==> flow/design.v <==
`timescale 1ns / 1ps
module CurrentLayerCal#(
    parameter COUNTER_WIDTH=10,
    parameter LAYER_OUT_WIDTH=4
)(
    input wire [COUNTER_WIDTH-1:0]counter_value,
    output reg [LAYER_OUT_WIDTH-1:0]current_layer_num
    );
always_comb
begin
    if((counter_value&10'b10_0000_0000)==10'b00_0000_0000)
    begin
        current_layer_num=4'd9;
    end
    else if((counter_value&10'b11_0000_0000)==10'b10_0000_0000)
    begin
        current_layer_num=4'd8; 
    end
    else if((counter_value&10'b11_1000_0000)==10'b11_0000_0000)
    begin
        current_layer_num=4'd7;  
    end
    else if((counter_value&10'b11_1100_0000)==10'b11_1000_0000)
    begin
        current_layer_num=4'd6;     
    end
    else if((counter_value&10'b11_1110_0000)==10'b11_1100_0000)
    begin
        current_layer_num=4'd5;
    end
    else if((counter_value&10'b11_1111_0000)==10'b11_1110_0000)
    begin
        current_layer_num=4'd4;     
    end
    else if((counter_value&10'b11_1111_1000)==10'b11_1111_0000)
    begin
        current_layer_num=4'd3;    
    end
    else if((counter_value&10'b11_1111_1100)==10'b11_1111_1000)
    begin
        current_layer_num=4'd2;     
    end
    else if((counter_value&10'b11_1111_1110)==10'b11_1111_1100)
    begin
        current_layer_num=4'd1;
    end
    else if((counter_value)==10'b11_1111_1110)
    begin
        current_layer_num=4'd0; 
    end
    else
    begin
        current_layer_num=4'd0;     
    end            
end
endmodule
`timescale 1ns / 1ps
module PartialSum#(
)(
    input wire pre_f,
    input wire a,
    output reg f,
    output reg g,
    output reg g_valid,
    input f_g_select  
    );
assign f= (~f_g_select)?a:(a^pre_f);    
assign g=a;
assign g_valid=f_g_select;
endmodule
`timescale 1ns / 1ps
module PartialSumCalculator#(
parameter PARTIAL_SUM_NEW_BIT_STORE_STATE=10'd16,
parameter PARTIAL_SUM_READ_STATE=10'd32,
parameter PARTIAL_SUM_CAL_AND_STORE_STATE=10'd64,
parameter STATE_WIDTH=10,
parameter ADDR_WIDTH=10,
parameter ID_COUNTER_WIDTH=10,
parameter INNER_COUNTER_WIDTH=10,
parameter INNER_COUNTER_MAX_VALUE=10'd1022
)
(
    input wire clk,
    input wire reset,
    input wire [STATE_WIDTH-1:0] state,
    input wire new_bit_data,
    input wire [ID_COUNTER_WIDTH-1:0]id_counter_value,
    input wire data_a_from_partial_bram,
    input wire data_b_from_partial_bram,
    output reg [ADDR_WIDTH-1:0]addr_a_to_partial_sum_bram,
    output reg [ADDR_WIDTH-1:0]addr_b_to_partial_sum_bram,
    output reg data_a_to_partial_sum_bram,
    output reg data_b_to_partial_sum_bram,
    output reg enablea_to_partial_sum_bram,
    output reg enableb_to_partial_sum_bram,
    output reg write_enable_a_to_partial_sum_bram,
    output reg write_enable_b_to_partial_sum_bram,
    output reg partial_sum_sigle_bit_cal_fin
    );
localparam STOP_THRESHOLD=10'd512;
reg [INNER_COUNTER_WIDTH-1:0] inner_counter;
always_ff@(posedge clk or posedge reset)
begin
    if(reset)
    begin
        inner_counter<=0;
    end
    else
    begin
        if(state==PARTIAL_SUM_CAL_AND_STORE_STATE)
        begin
            inner_counter<=inner_counter-1'b1;
        end
        else if(state==PARTIAL_SUM_READ_STATE)
        begin
            inner_counter<=inner_counter; 
        end
        else
        begin
            inner_counter<=INNER_COUNTER_MAX_VALUE;
        end
    end
end
always_comb
begin
    if(state==PARTIAL_SUM_NEW_BIT_STORE_STATE)
    begin
        addr_a_to_partial_sum_bram=INNER_COUNTER_MAX_VALUE;
    end
    else if(state==PARTIAL_SUM_READ_STATE)
    begin
        addr_a_to_partial_sum_bram={inner_counter[ADDR_WIDTH-2:0],1'b0};
    end
    else if(state==PARTIAL_SUM_CAL_AND_STORE_STATE)
    begin
        addr_a_to_partial_sum_bram={inner_counter[ADDR_WIDTH-2:0],1'b0};
    end
    else
    begin
        addr_a_to_partial_sum_bram=0;
    end
end
always_comb
begin
    if(state==PARTIAL_SUM_NEW_BIT_STORE_STATE)
    begin
        addr_b_to_partial_sum_bram=0;
    end
    else if(state==PARTIAL_SUM_READ_STATE)
    begin
        addr_b_to_partial_sum_bram=inner_counter;
    end
    else if(state==PARTIAL_SUM_CAL_AND_STORE_STATE)
    begin
        addr_b_to_partial_sum_bram={inner_counter[ADDR_WIDTH-2:0],1'b1};
    end
    else
    begin
        addr_b_to_partial_sum_bram=0;
    end
end
localparam LAYER_OUT_WIDTH = $clog2(ID_COUNTER_WIDTH)+1;	
wire [LAYER_OUT_WIDTH-1:0] current_layer_num;     
 CurrentLayerCal#(
       .COUNTER_WIDTH(INNER_COUNTER_WIDTH),
       .LAYER_OUT_WIDTH(LAYER_OUT_WIDTH)
)CurrentLayerCalInst(
       .counter_value(inner_counter),
       .current_layer_num(current_layer_num)
       );
wire [LAYER_OUT_WIDTH-1:0] next_counter_current_layer_num;  
 CurrentLayerCal#(
       .COUNTER_WIDTH(INNER_COUNTER_WIDTH),
       .LAYER_OUT_WIDTH(LAYER_OUT_WIDTH)
)NextCounterCurrentLayerCalInst(
       .counter_value(inner_counter-1),
       .current_layer_num(next_counter_current_layer_num)
       );
reg g_valid;
reg f_g_select;
reg f;
reg g; 
assign f_g_select=id_counter_value[current_layer_num];
PartialSum PartialSumInst(
    .pre_f(data_a_from_partial_bram),
    .a(data_b_from_partial_bram),
    .f(f),
    .g(g),
    .g_valid(g_valid),
    .f_g_select(f_g_select)  
);
assign data_a_to_partial_sum_bram=(state==PARTIAL_SUM_NEW_BIT_STORE_STATE)?new_bit_data:f;
assign data_b_to_partial_sum_bram=g;
assign enablea_to_partial_sum_bram=(state==PARTIAL_SUM_NEW_BIT_STORE_STATE||(state==PARTIAL_SUM_READ_STATE))||(state==PARTIAL_SUM_CAL_AND_STORE_STATE);
assign enableb_to_partial_sum_bram=(state==PARTIAL_SUM_READ_STATE)||((state==PARTIAL_SUM_CAL_AND_STORE_STATE)&g_valid==1'b1);
assign write_enable_a_to_partial_sum_bram=(state==PARTIAL_SUM_NEW_BIT_STORE_STATE||(state==PARTIAL_SUM_CAL_AND_STORE_STATE));
assign write_enable_b_to_partial_sum_bram=((state==PARTIAL_SUM_CAL_AND_STORE_STATE))&&(g_valid==1'b1);
always_comb
begin
    if(reset)
    begin
        partial_sum_sigle_bit_cal_fin=0;
    end
    else if(id_counter_value[0]==0&&(state==PARTIAL_SUM_CAL_AND_STORE_STATE))
    begin
        partial_sum_sigle_bit_cal_fin=1'b1;
    end
    else
    begin
        partial_sum_sigle_bit_cal_fin=(state==PARTIAL_SUM_CAL_AND_STORE_STATE)
                                       &&(
                                            (id_counter_value[current_layer_num]==1'b0&&current_layer_num!=next_counter_current_layer_num)
                                            ||
                                            (next_counter_current_layer_num==9)
                                         );
    end
end
endmodule
Tool chain data of PartialSumCalculator

The steps from the RTL of PartialSumCalculator to its reports follow in flow order.
Lines are those of the file above, counted from 1.
Operators carry their Yosys type and port widths (W data, S select, Z words).
Cell names lack the library's common part.
The mark n/a stands for no value.

Top: PartialSumCalculator
Clock: clk
Standard-cell library: sky130hd
Timing corner: tt_025C_1v80

Word-level counts

Source: Yosys, flattened and elaborated, memories not mapped. Widths are those after wreduce. Registers that Yosys merges into a memory's read port (data or address) are not register bits. Print and check cells do not count.

Bits of input ports: 25
Register bits after elaboration: 10
Cells after elaboration: 71
Output and inout port bits: 27

Bitwise operators: 4
Reductions and logical operators: 11
Shift operators: 1
Add/sub/neg operators: 2
Muxes and demuxes: 30
Equality and inequality tests: 22

Operators by type and width:

| operator                | number |
| $mux W5                 | 16 |
| $mux W10                | 8 |
| $sub A10 B1 Y10 const B | 2 |
| $logic_not A10 Y1       | 2 |
| $eq A9 B9 Y1 const B    | 2 |
| $eq A8 B8 Y1 const B    | 2 |
| $eq A7 B7 Y1 const B    | 2 |
| $eq A6 B6 Y1 const B    | 2 |
| $eq A10 B5 Y1 const B   | 1 |
| $shiftx A10 B5 Y1       | 1 |
| $eq A10 B6 Y1 const B   | 1 |
| $eq A10 B7 Y1 const B   | 1 |
| $eq A5 B5 Y1 const B    | 2 |
| $eq A4 B4 Y1 const B    | 2 |
| $eq A3 B3 Y1 const B    | 2 |
| $mux W1                 | 6 |
| $logic_or A1 B1 Y1      | 5 |
| $eq A5 B4 Y1 const B    | 1 |
| $ne A5 B5 Y1            | 1 |
| $logic_and A1 B1 Y1     | 4 |
| $eq A2 B2 Y1 const B    | 2 |
| $not A1 Y1              | 2 |
| $ne A2 B1 Y1 const B    | 1 |
| $and A1 B1 Y1           | 1 |
| $xor A1 B1 Y1           | 1 |

Longest topological paths

Longest topological path by Yosys (ltp), each cell counted once; first at word level (registers and memories cut), then after technology mapping (sequential cells cut; the memories' decode and read muxes count).

Depth after elaboration: 17
ABC_AREA: 0
Mapped depth: 12
Mapped depth without buffers: 10

Synthesis result

The flow's flattened synthesis, as Yosys stat reports it; memories are mapped. The netlist is that of the ABC_AREA named above (0 if unset); the other value can give another one.
Totals and module areas in this step are rounded.

Cell count: 189
Synthesis area: 1350 µm²
Buffers: 16
Flip-flop cells: 10
Sequential area: 250 µm²

Cell types:

| cell     | number | total area (µm²) |
| dfrtp_1  | 10     | 250.24 |
| nand2_1  | 34     | 127.622 |
| o21ai_0  | 14     | 70.067 |
| o21a_1   | 9      | 67.565 |
| a21oi_1  | 13     | 65.062 |
| mux4_1   | 2      | 52.55 |
| nor2_1   | 12     | 45.043 |
| xnor2_1  | 4      | 35.034 |
| buf_2    | 6      | 30.029 |
| mux2i_1  | 3      | 30.029 |
| o221ai_2 | 2      | 30.029 |
| clkbuf_1 | 7      | 26.275 |
| a31oi_1  | 4      | 25.024 |
| nand2b_1 | 4      | 25.024 |
| nor2b_1  | 4      | 25.024 |
| o22ai_1  | 4      | 25.024 |
| nor3b_1  | 3      | 22.522 |
| nor3_1   | 4      | 20.019 |

Not listed: further types 38, cells in them 50.
The figures by module come from a second, unflattened synthesis with its own total; it is not the netlist above.

Cell total of the unflattened synthesis: 176
Area (unflattened synthesis): 1270 µm²

Rows give one instance, submodules left out.

Modules:

| module               | instances | seq. area (µm²) | cells | area (µm²) |
| PartialSumCalculator | 1         | 250             | 146   | 1090 |
| CurrentLayerCal      | 2         | 0.0             | 13    | 78.8 |
| PartialSum           | 1         | 0.0             | 4     | 27.5 |

Path before layout

OpenSTA on the mapped netlist: ideal clock, no wires. The path of least setup slack (recovery checks aside). Input and output delay are each 20% of the period. Register names are those of the netlist, which keeps one name where synthesis merged equal registers.

Path type: flip-flop to output port
Start: register inner_counter[1]
End: output partial_sum_sigle_bit_cal_fin
Arrival time: 2223 ps
Launch time at the first pin: 0 ps
Slack: 233 ps
Path buffers: 2
Clock period: 3070 ps
Path delay: 2223 ps
Stages on the path: 12
External output delay: 614 ps
Required time: 2456 ps
Synthesis period reached: 2837 ps

"path delay" is the arrival time less input delay plus setup time.
A path that ends at an output port has no setup time.
"stages on the path": output pins that drive a net of the path, with the launching flip-flop's if there is one; two outputs of one cell count as two.
"synthesis period reached" = period - worst setup slack (recovery checks aside). The figure is calculated, with input and output delays left at 20% of the set period.
The rows between start and end are the longest chain of elaborated cells between them; the timing report does not say that the signal goes this way. Where chains are equally long, one stands for them.
Each line given opens the expression or statement behind the cell; cells for indexed reads and writes are added by Yosys, which also makes memories of some case tables.
A register here has more assigning lines than the two given.

Cell sequence: dfrtp_1 > inv_2 > ha_1 > buf_2 > or4b_1 > buf_2 > o32ai_1 > o31ai_2 > a22oi_1 > a311oi_1 > mux2i_1 > a31oi_1
Cells in the longest elaborated chain: 17
Elaborated cells on any way between the ends: 38
Those cells by class: 1 x add/sub; 11 x eq/ne; 1 x shift; 20 x mux; 1 x logic; 4 x reduce/logical

RTL lines, path post-synthesis:

| item                | line | source |
| start: declaration  | 101  | `reg [INNER_COUNTER_WIDTH-1:0] inner_counter;` |
| start: assignment   | 112  | `inner_counter<=inner_counter-1'b1;` |
| start: assignment   | 116  | `inner_counter<=inner_counter;` |
| $sub A10 B1 Y10     | 176  | `.counter_value(inner_counter-1),` |
| $eq A9 B9 Y1        | 43   | `else if((counter_value&10'b11_1111_1110)==10'b11_1111_1100)` |
| $mux W1             | 43   |  |
| $mux W5             | 39   | `else if((counter_value&10'b11_1111_1100)==10'b11_1111_1000)` |
| $mux W5             | 35   | `else if((counter_value&10'b11_1111_1000)==10'b11_1111_0000)` |
| $mux W5             | 31   | `else if((counter_value&10'b11_1111_0000)==10'b11_1110_0000)` |
| $mux W5             | 27   | `else if((counter_value&10'b11_1110_0000)==10'b11_1100_0000)` |
| [3 not listed]      | n/a  |  |
| $mux W5             | 11   | `if((counter_value&10'b10_0000_0000)==10'b00_0000_0000)` |
| $ne A5 B5 Y1        | 212  | `(id_counter_value[current_layer_num]==1'b0&&current_layer_num!=next_counter_current_layer_num)` |
| $logic_and A1 B1 Y1 | 212  |  |
| $logic_or A1 B1 Y1  | 212  |  |
| $logic_and A1 B1 Y1 | 210  | `partial_sum_sigle_bit_cal_fin=(state==PARTIAL_SUM_CAL_AND_STORE_STATE)` |
| $mux W1             | 204  | `else if(id_counter_value[0]==0&&(state==PARTIAL_SUM_CAL_AND_STORE_STATE))` |
| $mux W1             | 200  | `if(reset)` |
| end: declaration    | 98   | `output reg partial_sum_sigle_bit_cal_fin` |

Timing after layout

From the final timing report of flow run 1: the path of least setup slack in the routed layout; clock arrival at registers is part of the times.
The report prints the path's times to 10 ps; the period is as set.

Path type: input port to output port
Start: input state[2]
End: output addr_a_to_partial_sum_bram[8]
Launch time at the first pin: 1050 ps
Clock period: 5270 ps
Stages on the path: 10
External input delay: 1050 ps
Arrival time: 3790 ps
Slack: 430 ps
External output delay: 1050 ps
Path buffers: 4
Required time: 4220 ps

The rows between start and end are the longest chain of elaborated cells between them; the timing report does not say that the signal goes this way. Where chains are equally long, one stands for them.

Cell sequence: clkdlybuf4s50_1 > nor4_1 > nand2_1 > nor2_1 > and2_1 > clkbuf_1 > or3_1 > buf_2 > o21a_1 > clkdlybuf4s50_1
Cells in the longest elaborated chain: 4
Elaborated cells on any way between the ends: 6
Those cells by class: 3 x eq/ne; 3 x mux

RTL lines, path after layout:

| item               | line | source |
| start: declaration | 85   | `input wire [STATE_WIDTH-1:0] state,` |
| $eq A10 B7 Y1      | 134  | `else if(state==PARTIAL_SUM_CAL_AND_STORE_STATE)` |
| $mux W10           | 134  |  |
| $mux W10           | 130  | `else if(state==PARTIAL_SUM_READ_STATE)` |
| $mux W10           | 126  | `if(state==PARTIAL_SUM_NEW_BIT_STORE_STATE)` |
| end: declaration   | 90   | `output reg [ADDR_WIDTH-1:0]addr_a_to_partial_sum_bram,` |

==> results <==
Measured results for PartialSumCalculator: 2 stored runs of the Yosys and OpenROAD flow on sky130hd. The settings differ; the order carries no meaning. The constraints put input and output delay at 20% of the set period each and load the outputs with 0.01 pF.
By "achieved period" is meant the clock period of the run minus its worst setup slack. This is arithmetic on one report: input and output delays are still those of the set period (20% each).
"worst path time" is the time allowed to the run's worst setup path (the clock period less input and output delay, where it has them) less its slack. Clock arrival times count: a late capture clock shortens it, a late launch clock lengthens it.
By "total power of the final layout" is meant OpenSTA's value without simulated activity: inputs other than the clock are taken to toggle once in ten clock periods, and the tool carries that through the logic.
"worst path time" is known to 10 ps.
The results are shown rounded.
Among the settings, - means not set for that run.

| item                                  | flow run 1                | flow run 2               |
| period_ns                             | 5.27                      | 2.96                     |
| CORE_UTILIZATION                      | 31                        | 42                       |
| SETUP_SLACK_MARGIN                    | -0.41                     | 0.01                     |
| PLACE_DENSITY_LB_ADDON                | 0.29                      | 0.28                     |
| CORE_ASPECT_RATIO                     | 1.06                      | -                        |
| CORE_MARGIN                           | 9                         | 5                        |
| GPL_TIMING_DRIVEN                     | 0                         | 1                        |
| CAP_MARGIN                            | 20                        | 0                        |
| SLEW_MARGIN                           | 20                        | 20                       |
| TNS_END_PERCENT                       | -                         | 55                       |
| GPL_ROUTABILITY_DRIVEN                | -                         | 1                        |
| CTS_CLUSTER_SIZE                      | -                         | 93                       |
| MAX_ROUTING_LAYER                     | -                         | met5                     |
| Yosys chip area after synthesis (µm²) | 1350                      | 1350                     |
| die area (µm²)                        | 7050                      | 4440                     |
| std-cell area (final layout) (µm²)    | 1950                      | 2340                     |
| utilization in the final report (%)   | 47.2                      | 76.1                     |
| smallest setup slack (ps)             | 425                       | -105                     |
| total negative slack (ps)             | 0                         | -199                     |
| lowest hold slack (ps)                | 647                       | 646                      |
| total power of the final layout (mW)  | 0.189                     | 0.295                    |
| achieved period (ps)                  | 4845                      | 3065                     |
| worst path time (ps)                  | 2740                      | 2470                     |
| worst setup path type                 | input port to output port | flip-flop to output port |
